==> flow/design.v <==
module pl_header_generator (
  clk,
  en,
  b0_b7,
  final_pl_header_real,
  final_pl_header_imag,
  pl_header_ready
);
  parameter [0:25] sof=26'b01100011010010111010000010;
  parameter [0:63] scrseq=64'b0111000110011101100000111100100101010011010000100010110111111010;
  input wire en,clk;
  input wire [0:6] b0_b7;
  output reg [0:15] final_pl_header_real;
  output reg [0:15] final_pl_header_imag;
  output reg pl_header_ready;
  reg [0:89] PL_header_bits;
  reg [0:63] output1;
  reg [0:31]output_bits;
  integer temp_int,i=0,j;
  reg [0:15] floating_point_binary_pos=16'b0000_0000_1011_0101;
  reg [0:15] floating_point_binary_neg=16'b1111_1111_0100_1011;
  always @(posedge clk)  begin
  if (en==1)begin
    if (i==0) begin
        j=0;
        PL_header_bits=89'b0;
        pl_header_ready=0;
        output_bits[0]  = b0_b7[5];
        output_bits[1]  = b0_b7[0] ^ b0_b7[5];
        output_bits[2]  = b0_b7[1] ^ b0_b7[5];
        output_bits[3]  = b0_b7[0] ^ b0_b7[1] ^ b0_b7[5];
        output_bits[4]  = b0_b7[2] ^ b0_b7[5];
        output_bits[5]  = b0_b7[0] ^ b0_b7[2] ^ b0_b7[5];
        output_bits[6]  = b0_b7[1] ^ b0_b7[2] ^ b0_b7[5];
        output_bits[7]  = b0_b7[0] ^ b0_b7[1] ^ b0_b7[2] ^ b0_b7[5];
        output_bits[8]  = b0_b7[3] ^ b0_b7[5];
        output_bits[9]  = b0_b7[0] ^ b0_b7[3] ^ b0_b7[5];
        output_bits[10] = b0_b7[1] ^ b0_b7[3] ^ b0_b7[5];
        output_bits[11] = b0_b7[0] ^ b0_b7[1] ^ b0_b7[3] ^ b0_b7[5];
        output_bits[12] = b0_b7[2] ^ b0_b7[3] ^ b0_b7[5];
        output_bits[13] = b0_b7[0] ^ b0_b7[2] ^ b0_b7[3] ^ b0_b7[5];
        output_bits[14] = b0_b7[1] ^ b0_b7[2] ^ b0_b7[3] ^ b0_b7[5];
        output_bits[15] = b0_b7[0] ^ b0_b7[1] ^ b0_b7[2] ^ b0_b7[3] ^ b0_b7[5];
        output_bits[16] = b0_b7[4] ^ b0_b7[5];
        output_bits[17] = b0_b7[0] ^ b0_b7[4] ^ b0_b7[5];
        output_bits[18] = b0_b7[1] ^ b0_b7[4] ^ b0_b7[5];
        output_bits[19] = b0_b7[0] ^ b0_b7[1] ^ b0_b7[4] ^ b0_b7[5];
        output_bits[20] = b0_b7[2] ^ b0_b7[4] ^ b0_b7[5];
        output_bits[21] = b0_b7[0] ^ b0_b7[2] ^ b0_b7[4] ^ b0_b7[5];
        output_bits[22] = b0_b7[1] ^ b0_b7[2] ^ b0_b7[4] ^ b0_b7[5];
        output_bits[23] = b0_b7[0] ^ b0_b7[1] ^ b0_b7[2] ^ b0_b7[4] ^ b0_b7[5];
        output_bits[24] = b0_b7[3] ^ b0_b7[4] ^ b0_b7[5];
        output_bits[25] = b0_b7[0] ^ b0_b7[3] ^ b0_b7[4] ^ b0_b7[5];
        output_bits[26] = b0_b7[1] ^ b0_b7[3] ^ b0_b7[4] ^ b0_b7[5];
        output_bits[27] = b0_b7[0] ^ b0_b7[1] ^ b0_b7[3] ^ b0_b7[4] ^ b0_b7[5];
        output_bits[28] = b0_b7[2] ^ b0_b7[3] ^ b0_b7[4] ^ b0_b7[5];
        output_bits[29] = b0_b7[0] ^ b0_b7[2] ^ b0_b7[3] ^ b0_b7[4] ^ b0_b7[5];
        output_bits[30] = b0_b7[1] ^ b0_b7[2] ^ b0_b7[3] ^ b0_b7[4] ^ b0_b7[5];
        output_bits[31] = b0_b7[0] ^ b0_b7[1] ^ b0_b7[2] ^ b0_b7[3] ^ b0_b7[4] ^ b0_b7[5];
    end
    if (i<32)begin
      output1[2*i]   = output_bits[i]  ^ scrseq[2*i];
      output1[2*i+1] = output_bits[i] ^ b0_b7[6] ^ scrseq[2*i+1];
      i=i+1;
    end
    if (i==32 & j<90)begin
        PL_header_bits={sof, output1}; 
        temp_int=PL_header_bits[j];
        temp_int=(1 - 2*temp_int);
        if (j%2==0)begin
          if (temp_int>0)begin
            final_pl_header_real=floating_point_binary_pos;
            final_pl_header_imag=floating_point_binary_pos;
          end
          else begin
            final_pl_header_real=floating_point_binary_neg;
            final_pl_header_imag=floating_point_binary_neg;
          end
        end
        else begin
          if (temp_int>0)begin
            final_pl_header_real=floating_point_binary_neg;
            final_pl_header_imag=floating_point_binary_pos;
          end
          else begin
            final_pl_header_real=floating_point_binary_pos;
            final_pl_header_imag=floating_point_binary_neg;
          end
        end
        j=j+1;
    end
    if (j==90)begin
      pl_header_ready=1;
      i=0;
      j=0;
    end
  end
  end
endmodule
# Step by step through the tools: pl_header_generator

What the tools print for pl_header_generator, step after step.
Lines are those of the file above, counted from 1.
Operators carry their Yosys type and port widths (W data, S select, Z words).
Not given: n/a

Top: pl_header_generator
Clock input: clk
Standard-cell library: sky130hd
Library corner: tt_025C_1v80

# Word-level counts

Source: Yosys, flattened and elaborated, memories not mapped. Widths are those after wreduce. Registers that Yosys merges into a memory's read port (data or address) are not register bits. Print and check cells do not count.

Reduce/logical cells: 3
Bitwise gates (word level): 68
Equality and inequality tests: 2
Magnitude comparators: 3
Mux-type cells: 76
Shifts and indexed selects: 8
Add/sub/neg operators: 12

Operators with widths:

| kind                       | count |
| $mux W32                   | 6 |
| $shift A1 B33 Y64          | 2 |
| $shift A1 B33 Y64 const A  | 2 |
| $shiftx A64 B32 Y1 const A | 2 |
| $and A64 B64 Y64           | 2 |
| $or A64 B64 Y64            | 2 |
| $not A64 Y64               | 2 |
| $mux W64                   | 2 |
| $add A32 B2 Y32 const B    | 3 |
| $shiftx A90 B32 Y1         | 1 |
| $neg A33 Y33               | 2 |
| $sub A7 B32 Y33 const A    | 2 |
| $mux W1                    | 65 |
| $logic_not A32 Y1          | 2 |
| $sub A7 B32 Y32 const A    | 2 |
| $xor A1 B1 Y1              | 60 |
| $mux W16                   | 3 |
| $shiftx A32 B32 Y1         | 1 |
| $lt A32 B7 Y1 const B      | 1 |
| $eq A32 B7 Y1 const B      | 1 |
| $lt A32 B8 Y1 const B      | 1 |
| $eq A32 B8 Y1 const B      | 1 |
| $sub A6 B32 Y32 const A    | 1 |
| $sub A8 B32 Y32 const A    | 1 |
| $sub A1 B2 Y3 const A      | 1 |
| $gt A3 B1 Y1 const B       | 1 |
| $and A1 B1 Y1              | 2 |
| $reduce_and A2 Y1          | 1 |

Bits in registers: 193
Output and inout bits: 33
Elaborated cells: 179
Input port bits: 9

# Logic depth

Longest topological path by Yosys (ltp), each cell counted once; first at word level (registers and memories cut), then after technology mapping (sequential cells cut; the memories' decode and read muxes count).

Depth after elaboration: 20
ABC_AREA: 0
Gate-level depth with buffers: 24
Mapped depth without buffers: 19

# After synthesis

The flow's flattened synthesis, as Yosys stat reports it; memories are mapped. The netlist is that of the ABC_AREA named above (0 if unset); the other value can give another one.
The area totals of this step are shown rounded.

Synthesis area: 0.014 mm²
Buffers: 157
Sequential area: 0.005 mm²
Cells in the netlist: 1,631
Mapped flip-flops: 165

Cell types:

| cell type                 | count | area in all (µm²) |
| sky130_fd_sc_hd__edfxtp_1 | 165   | 4.95E+03 |
| sky130_fd_sc_hd__xnor2_1  | 88    | 770.739 |
| sky130_fd_sc_hd__nand2_1  | 198   | 743.213 |
| sky130_fd_sc_hd__mux2_2   | 51    | 574.301 |
| sky130_fd_sc_hd__nor2_1   | 153   | 574.301 |
| sky130_fd_sc_hd__xor2_1   | 51    | 446.678 |
| sky130_fd_sc_hd__o21ai_0  | 82    | 410.394 |
| sky130_fd_sc_hd__nand3_1  | 75    | 375.36 |
| sky130_fd_sc_hd__clkbuf_1 | 99    | 371.606 |
| sky130_fd_sc_hd__nor3_1   | 71    | 355.341 |
| sky130_fd_sc_hd__nand4_1  | 47    | 294.032 |
| sky130_fd_sc_hd__a21oi_1  | 57    | 285.274 |
| sky130_fd_sc_hd__nor4_1   | 41    | 256.496 |
| sky130_fd_sc_hd__a31oi_1  | 36    | 225.216 |
| sky130_fd_sc_hd__buf_4    | 30    | 225.216 |
| sky130_fd_sc_hd__o31ai_1  | 25    | 187.68 |
| sky130_fd_sc_hd__and3_1   | 23    | 143.888 |
| sky130_fd_sc_hd__or4_1    | 19    | 142.637 |

Other cell types: 74; their cells: 320.

# Timing after synthesis

Path of least setup slack by OpenSTA after synthesis, without wires, with an ideal clock, recovery checks aside; 20% of the period is set as input and as output delay. Where synthesis merged equal registers, the netlist keeps one of their names.

Path type: in2reg
Start point: input port b0_b7[3]
End point: register final_pl_header_real[1]
Launch time at the first pin: 2.020 ns
Setup slack: 3.908 ns
Path delay: 4.172 ns
Path buffers: 2
Input delay: 2.020 ns
Arrival: 5.904 ns
Required time: 9.812 ns
Driving pins on the path: 15
Period: 10.1 ns
Setup time: 0.288 ns
Period reached after synthesis: 6.192 ns

"path delay" is the arrival time less input delay plus setup time.
"driving pins on the path" counts driving pins, that of a launching flip-flop among them; a cell with two outputs on the path counts twice.
"period reached after synthesis" = period - worst setup slack (recovery checks aside). The figure is calculated, with input and output delays left at 20% of the set period.
The rows between start and end are the longest chain of elaborated cells between them; the timing report does not say that the signal goes this way. Where chains are equally long, one stands for them.
A line is the first line of the expression or statement that the cell stems from. Yosys adds cells for indexed reads and writes and turns some case tables into memories.
A register here has more assigning lines than the two given.

Cell sequence: sky130_fd_sc_hd__clkbuf_1 > sky130_fd_sc_hd__xnor2_1 > sky130_fd_sc_hd__xnor2_1 > sky130_fd_sc_hd__xnor2_1 > sky130_fd_sc_hd__a2bb2oi_1 > sky130_fd_sc_hd__a211oi_1 > sky130_fd_sc_hd__a311o_1 > sky130_fd_sc_hd__a32oi_1 > sky130_fd_sc_hd__xnor2_1 > sky130_fd_sc_hd__clkbuf_1 > sky130_fd_sc_hd__a31oi_1 > sky130_fd_sc_hd__a2111oi_0 > sky130_fd_sc_hd__a311oi_2 > sky130_fd_sc_hd__a311oi_4 > sky130_fd_sc_hd__xnor2_1
Length of the longest elaborated chain: 18
Elaborated cells between the ends (all ways): 80
Those cells by class: add/sub: 1; compare: 1; shift: 4; mux: 37; logic: 37

Ends and longest elaborated chain, post-synthesis:

| element                    | RTL line | text |
| start: declaration         | 12       | `input wire [0:6] b0_b7;` |
| $xor A1 B1 Y1 (3 in a row) | 59       | `output_bits[31] = b0_b7[0] ^ b0_b7[1] ^ b0_b7[2] ^ b0_b7[3] ^ b0_b7[4] ^ b0_b7[5];` |
| $mux W1                    | 24       | `if (i==0) begin` |
| $mux W1                    | 23       | `if (en==1)begin` |
| $shiftx A32 B32 Y1         | 62       | `output1[2*i]   = output_bits[i]  ^ scrseq[2*i];` |
| $xor A1 B1 Y1              | 62       |  |
| $shift A1 B33 Y64          | 62       |  |
| $or A64 B64 Y64            | 62       |  |
| [2 not listed]             | n/a      |  |
| $mux W64                   | 61       | `if (i<32)begin` |
| $mux W64                   | 23       |  |
| $shiftx A90 B32 Y1         | 68       | `temp_int=PL_header_bits[j];` |
| $sub A1 B2 Y3              | 69       | `temp_int=(1 - 2*temp_int);` |
| $gt A3 B1 Y1               | 81       | `if (temp_int>0)begin` |
| $mux W16                   | 81       |  |
| $mux W16                   | 70       | `if (j%2==0)begin` |
| end: assignment            | 72       | `final_pl_header_real=floating_point_binary_pos;` |
| end: assignment            | 76       | `final_pl_header_real=floating_point_binary_neg;` |
| end: declaration           | 13       | `output reg [0:15] final_pl_header_real;` |

# Worst path after layout

From the final timing report of stored run 1: the path of least setup slack in the routed layout; clock arrival at registers is part of the times.

Path type: reg2reg
Start point: register i[13]
End point: register final_pl_header_real[8]
Arrival: 5.86 ns
Launch time at the first pin: 0.49 ns
Setup slack: 0.15 ns
Path buffers: 5
Period: 5.78 ns
Driving pins on the path: 21
Required time: 6.02 ns
Setup time: 0.25 ns

The rows between start and end are the longest chain of elaborated cells between them; the timing report does not say that the signal goes this way. Where chains are equally long, one stands for them.
A register here has more assigning lines than the two given.
The path ends at the data pin of a flip-flop with enable; ways to the enable are not counted.

Cell sequence: sky130_fd_sc_hd__edfxtp_1 > sky130_fd_sc_hd__buf_4 > sky130_fd_sc_hd__or4_1 > sky130_fd_sc_hd__buf_4 > sky130_fd_sc_hd__nor4_1 > sky130_fd_sc_hd__buf_4 > sky130_fd_sc_hd__xnor2_1 > sky130_fd_sc_hd__o221ai_1 > sky130_fd_sc_hd__or4_1 > sky130_fd_sc_hd__nor4_4 > sky130_fd_sc_hd__buf_12 > sky130_fd_sc_hd__and3_1 > sky130_fd_sc_hd__nand2_1 > sky130_fd_sc_hd__a311oi_1 > sky130_fd_sc_hd__buf_4 > sky130_fd_sc_hd__nand3_1 > sky130_fd_sc_hd__a31oi_1 > sky130_fd_sc_hd__a2111oi_2 > sky130_fd_sc_hd__a311oi_2 > sky130_fd_sc_hd__a311oi_4 > sky130_fd_sc_hd__xnor2_1
Length of the longest elaborated chain: 16
Elaborated cells between the ends (all ways): 103
Those cells by class: add/sub: 10; compare: 2; shift: 8; mux: 71; logic: 10; reduce/logical: 2

Ends and longest elaborated chain, after layout:

| element            | RTL line | text |
| start: declaration | 19       | `integer temp_int,i=0,j;` |
| start: assignment  | 64       | `i=i+1;` |
| start: assignment  | 94       | `i=0;` |
| $logic_not A32 Y1  | 24       | `if (i==0) begin` |
| $mux W1            | 24       |  |
| $mux W1            | 23       | `if (en==1)begin` |
| $shiftx A32 B32 Y1 | 62       | `output1[2*i]   = output_bits[i]  ^ scrseq[2*i];` |
| $xor A1 B1 Y1      | 62       |  |
| $shift A1 B33 Y64  | 62       |  |
| $or A64 B64 Y64    | 62       |  |
| [2 not listed]     | n/a      |  |
| $mux W64           | 61       | `if (i<32)begin` |
| $mux W64           | 23       |  |
| $shiftx A90 B32 Y1 | 68       | `temp_int=PL_header_bits[j];` |
| $sub A1 B2 Y3      | 69       | `temp_int=(1 - 2*temp_int);` |
| $gt A3 B1 Y1       | 81       | `if (temp_int>0)begin` |
| $mux W16           | 81       |  |
| $mux W16           | 70       | `if (j%2==0)begin` |
| end: assignment    | 72       | `final_pl_header_real=floating_point_binary_pos;` |
| end: assignment    | 76       | `final_pl_header_real=floating_point_binary_neg;` |
| end: declaration   | 13       | `output reg [0:15] final_pl_header_real;` |

Ticket comment

pl_header_generator through Yosys and OpenROAD on sky130hd: 2 stored runs, unordered, with their settings and measured results. The constraints put input and output delay at 20% of the set period each and load the outputs with 0.01 pF.
By "clock period achieved" is meant the clock period of the run minus its worst setup slack. This is arithmetic on one report: input and output delays are still those of the set period (20% each).
"critical path time" = time allowed to the worst setup path (clock period - input delay - output delay, where it has them) - its slack; a late launch clock adds to it, a late capture clock takes from it.
"total power after layout": no workload was simulated; the value follows from the tool's default switching activity.
Results are given in rounded form.
Settings: n/a = not set for that run.

| setting or result                      | stored run 1 | stored run 2 |
| period_ns                              | 5.78         | 11.4         |
| CORE_UTILIZATION                       | 25           | 42           |
| PLACE_DENSITY_LB_ADDON                 | 0.29         | 0.25         |
| TNS_END_PERCENT                        | 90           | 75           |
| GPL_TIMING_DRIVEN                      | 1            | n/a          |
| SLEW_MARGIN                            | 35           | 5            |
| MAX_ROUTING_LAYER                      | met4         | met5         |
| CAP_MARGIN                             | 20           | 10           |
| CORE_MARGIN                            | 2            | 2            |
| SETUP_SLACK_MARGIN                     | n/a          | -1.03        |
| CORE_ASPECT_RATIO                      | n/a          | 0.73         |
| CTS_CLUSTER_DIAMETER                   | n/a          | 392          |
| worst setup slack after layout (ns)    | 0.15         | 3.8          |
| total die area (mm²)                   | 0.058        | 0.035        |
| critical path time (ns)                | 5.63         | 5.36         |
| kind of the worst setup path           | reg2reg      | in2reg       |
| standard-cell area after routing (mm²) | 0.017        | 0.015        |
| final worst hold slack (ns)            | 0.56         | 0.56         |
| area of the synthesized netlist (mm²)  | 0.014        | 0.014        |
| clock period achieved (ns)             | 5.625        | 7.635        |
| utilization of the finished layout     | 0.3          | 0.46         |
| total power after layout (mW)          | 3.5          | 1.7          |
| setup TNS (ns)                         | 0.000        | 0.000        |
